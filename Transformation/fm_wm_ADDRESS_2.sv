==> flow/design.v <==
module fm_wm_ADDRESS_2
#(
  parameter ADDRESS_WIDTH = 13,
  parameter FEATURE_ROWS = 6,
  parameter WEIGHT_COLS = 3,  
  parameter COUNTER_WEIGHT_WIDTH = $clog2(WEIGHT_COLS),
  parameter COUNTER_FEATURE_WIDTH = $clog2(FEATURE_ROWS)
)
(
  input logic clk,
  input logic reset,
  input logic enable_weight_count,
  input logic enable_feature_count, 
  input logic enable_scratch_pad,
  output logic [ADDRESS_WIDTH - 1:0] mem_address
);
  logic [2:0]feature_count;
  logic [COUNTER_WEIGHT_WIDTH - 1:0]weight_count;
  always@(posedge clk or posedge reset) begin
	if(reset==1'b1)begin
		mem_address<=13'h0;
		feature_count<='0;
		weight_count<='0;
	end
	else begin
		if(feature_count==3'b101&&enable_feature_count==1'b1)begin
			feature_count<='0;
			mem_address<=13'h200;
		end
		else if(enable_feature_count==1'b1| enable_scratch_pad==1'b1) begin
			feature_count<=feature_count+enable_feature_count;
			mem_address<=feature_count+13'h200+enable_feature_count;
		end
		else if(enable_weight_count==1'b1)begin
			if(weight_count==3'b010)begin
				weight_count<='0;
				mem_address<='0;
			end
			else begin
				weight_count<=weight_count+1;
				mem_address<=weight_count+13'h0+1;
			end
		end
	end		
  end
endmodule
# Step by step through the tools: fm_wm_ADDRESS_2
# What the tools print for fm_wm_ADDRESS_2, step after step.
# Line numbers count from 1 in the design file above.
# Not given: -
[design]
top = "fm_wm_ADDRESS_2"
clock_port = "clk"
lib = "sky130hd"
corner = "tt_025C_1v80"

# Word-level counts
# Source: Yosys, flattened and elaborated, memories not mapped. Widths are those after wreduce. Registers that Yosys merges into a memory's read port (data or address) are not register bits. Print and check cells do not count.
[bits]
output_inout_bits = 13
regBits = 18
input_bits = 5
[classes]
equal = 2
addsub = 5
n_logic = 3
mux = 7
reduce_and_logical = 4
[op_table]
columns = ["op", "n"]
rows = [
  ["two-way mux 13 bit", 3],
  ["adder 11 x 1 -> 12 bit", 1],
  ["adder 3 x 10 -> 11 bit (second input constant)", 1],
  ["two-way mux 3 bit", 3],
  ["adder 2 x 1 -> 3 bit (second input constant)", 1],
  ["adder 3 x 1 -> 3 bit", 1],
  ["== test 3 bit (second input constant)", 1],
  ["AND reduction 3 bit", 1],
  ["nonzero test 3 bit", 1],
  ["inverter 1 bit", 2],
  ["adder 2 x 1 -> 2 bit (second input constant)", 1],
  ["== test 2 bit (second input constant)", 1],
  ["nonzero test 2 bit", 1],
  ["two-way mux 2 bit", 1],
  ["bitwise OR 1 bit", 1],
  ["logical AND 1 bit", 1],
]

# Depth
# Yosys ltp: most cells in a row. Word level: on the elaborated netlist, between registers, memories and ports. Mapped: between sequential cells and ports; inverters and the memories' decode and read muxes count.
[depth]
word_depth = 5
ABC_AREA = 0
depth_mapped = 5
depth_no_buf = 5

# Mapped cells and area
# The flow's flattened synthesis, as Yosys stat reports it; memories are mapped. The netlist is that of the ABC_AREA named above (0 if unset); the other value can give another one.
# Totals and module areas in this step are rounded.
[types]
columns = ["cell_type", "n", "area_total_um2"]
rows = [
  ["sky130_fd_sc_hd__dfrtp_1", 10, 250.24],
  ["sky130_fd_sc_hd__buf_4", 8, 60.058],
  ["sky130_fd_sc_hd__mux2_2", 4, 45.043],
  ["sky130_fd_sc_hd__ha_1", 2, 25.024],
  ["sky130_fd_sc_hd__o21ai_0", 5, 25.024],
  ["sky130_fd_sc_hd__nand3b_1", 3, 22.522],
  ["sky130_fd_sc_hd__inv_1", 5, 18.768],
  ["sky130_fd_sc_hd__a41oi_2", 1, 16.266],
  ["sky130_fd_sc_hd__nand3_1", 3, 15.014],
  ["sky130_fd_sc_hd__buf_6", 1, 11.261],
  ["sky130_fd_sc_hd__a22o_2", 1, 10.01],
  ["sky130_fd_sc_hd__o22a_2", 1, 10.01],
  ["sky130_fd_sc_hd__a221oi_1", 1, 8.758],
  ["sky130_fd_sc_hd__a22o_1", 1, 8.758],
  ["sky130_fd_sc_hd__a32oi_1", 1, 8.758],
  ["sky130_fd_sc_hd__and2b_1", 1, 7.507],
  ["sky130_fd_sc_hd__nand2_1", 2, 7.507],
  ["sky130_fd_sc_hd__a31oi_1", 1, 6.256],
]
# Not listed: further types 7, cells in them 7.
[synth_totals]
synth_area_um2 = 591
buf_cells = 10
cell_count = 58
ff_cells = 10

# Path before layout
# OpenSTA on the mapped netlist: ideal clock, no wires. The path of least setup slack (recovery checks aside). Input and output delay are each 20% of the period. Register names are those of the netlist, which keeps one name where synthesis merged equal registers.
[synth_timing]
path_kind = "register -> register"
startpoint = "register feature_count[0]"
endpoint = "register feature_count[1]"
slack_ns = 0.172
delay_ns = 1.238
stages = 4
t_required_ns = 1.290
tclk_ns = 1.41
arrival_ns = 1.118
path_buffers = 0
launch_ns = 0.000
period_less_setup_slack_ns = 1.238
# "delay_ns" = arrival - input delay + setup time.
# "stages" counts driving pins, that of a launching flip-flop among them; a cell with two outputs on the path counts twice.
# "period_less_setup_slack_ns" is the clock period less the worst setup slack; recovery checks do not enter. This is arithmetic on one report: input and output delays are still those of the set period (20% each).
# Between the ends stands the longest chain of elaborated cells between them, by number of cells; it is not shown to be the way that was timed. Of several equally long chains one is given.
# A line is the first line of the expression or statement that the cell stems from. Yosys adds cells for indexed reads and writes and turns some case tables into memories.
# A register here has more assigning lines than the two given.
[synth_via]
cell_sequence = "sky130_fd_sc_hd__dfrtp_1 > sky130_fd_sc_hd__ha_1 > sky130_fd_sc_hd__ha_1 > sky130_fd_sc_hd__o22a_2"
elab_chain_len = 3
[synth_rtl]
columns = ["element", "line", "text"]
rows = [
  ["start: declaration", 17, "logic [2:0]feature_count;"],
  ["start: assignment", 22, "feature_count<='0;"],
  ["start: assignment", 31, "feature_count<=feature_count+enable_feature_count;"],
  ["adder 3 x 1 -> 3 bit", 31, ""],
  ["two-way mux 3 bit", 30, "else if(enable_feature_count==1'b1| enable_scratch_pad==1'b1) begin"],
  ["two-way mux 3 bit", 26, "if(feature_count==3'b101&&enable_feature_count==1'b1)begin"],
  ["end: assignment", 27, "feature_count<='0;"],
  ["end: assignment", 31, ""],
  ["end: declaration", 17, ""],
]

# Path in the finished layout
# Path of least setup slack in the final report of job 1 (OpenROAD, finished layout, wires in). Where an end is a register, its clock arrival counts in the times.
[layout_timing]
path_kind = "register -> register"
startpoint = "register feature_count[0]"
endpoint = "register feature_count[1]"
arrival_ns = 1.38
path_buffers = 0
slack_ns = 0.05
t_required_ns = 1.43
launch_ns = 0.26
tclk_ns = 1.28
stages = 4
# Between the ends stands the longest chain of elaborated cells between them, by number of cells; it is not shown to be the way that was timed. Of several equally long chains one is given.
# A register here has more assigning lines than the two given.
[layout_via]
cell_sequence = "sky130_fd_sc_hd__dfrtp_2 > sky130_fd_sc_hd__ha_4 > sky130_fd_sc_hd__ha_1 > sky130_fd_sc_hd__o22a_2"
elab_chain_len = 3
[layout_rtl]
columns = ["element", "line", "text"]
rows = [
  ["start: declaration", 17, "logic [2:0]feature_count;"],
  ["start: assignment", 22, "feature_count<='0;"],
  ["start: assignment", 31, "feature_count<=feature_count+enable_feature_count;"],
  ["adder 3 x 1 -> 3 bit", 31, ""],
  ["two-way mux 3 bit", 30, "else if(enable_feature_count==1'b1| enable_scratch_pad==1'b1) begin"],
  ["two-way mux 3 bit", 26, "if(feature_count==3'b101&&enable_feature_count==1'b1)begin"],
  ["end: assignment", 27, "feature_count<='0;"],
  ["end: assignment", 31, ""],
  ["end: declaration", 17, ""],
]

# Module fm_wm_ADDRESS_2, platform sky130hd: 2 stored runs of the flow (Yosys, OpenROAD) with differing settings, in no particular order. Input and output delays are each 20% of the period that was set; the output load is 0.01 pF.
# "achieved_period_ns" is the run's clock period less its worst setup slack. It is reckoned from that one timing run; input and output delays stay at 20% of the period that was set.
# By "worst_path_time_ns" is meant the share of the clock period that the worst setup path is allowed (20% is reserved at inputs, 20% at outputs), minus its slack. Clock arrival times at its registers enter into it.
# By "fin_power_mw" is meant OpenSTA's value without simulated activity: inputs other than the clock are taken to toggle once in ten clock periods, and the tool carries that through the logic.
# The results are shown rounded.

[[run]]
name = "job 1"
[run.settings]
period_ns = 1.28
CORE_UTILIZATION = 39
PLACE_DENSITY_LB_ADDON = 0.16
CORE_ASPECT_RATIO = 0.74
GPL_TIMING_DRIVEN = 0
MAX_ROUTING_LAYER = "met5"
CAP_MARGIN = 20
CORE_MARGIN = 2
SLEW_MARGIN = 20
[run.results]
ys_area_um2 = 591
setup_tns_ns = 0.000
worst_path_time_ns = 1.23
path_kind = "register -> register"
die_footprint_um2 = 1850
worst_setup_slack_ns = 0.050
post_route_util_frac = 0.537
fin_power_mw = 1.41
achieved_period_ns = 1.230
stdcell_area_um2 = 782

[[run]]
name = "job 2"
[run.settings]
period_ns = 1.53
SETUP_SLACK_MARGIN = 0.11
CAP_MARGIN = 20
CORE_MARGIN = 2
CORE_UTILIZATION = 40
SLEW_MARGIN = 20
[run.results]
fin_power_mw = 1.15
setup_tns_ns = 0.000
achieved_period_ns = 1.335
worst_path_time_ns = 1.34
path_kind = "register -> register"
worst_setup_slack_ns = 0.195
post_route_util_frac = 0.54
die_footprint_um2 = 1800
ys_area_um2 = 591
stdcell_area_um2 = 721
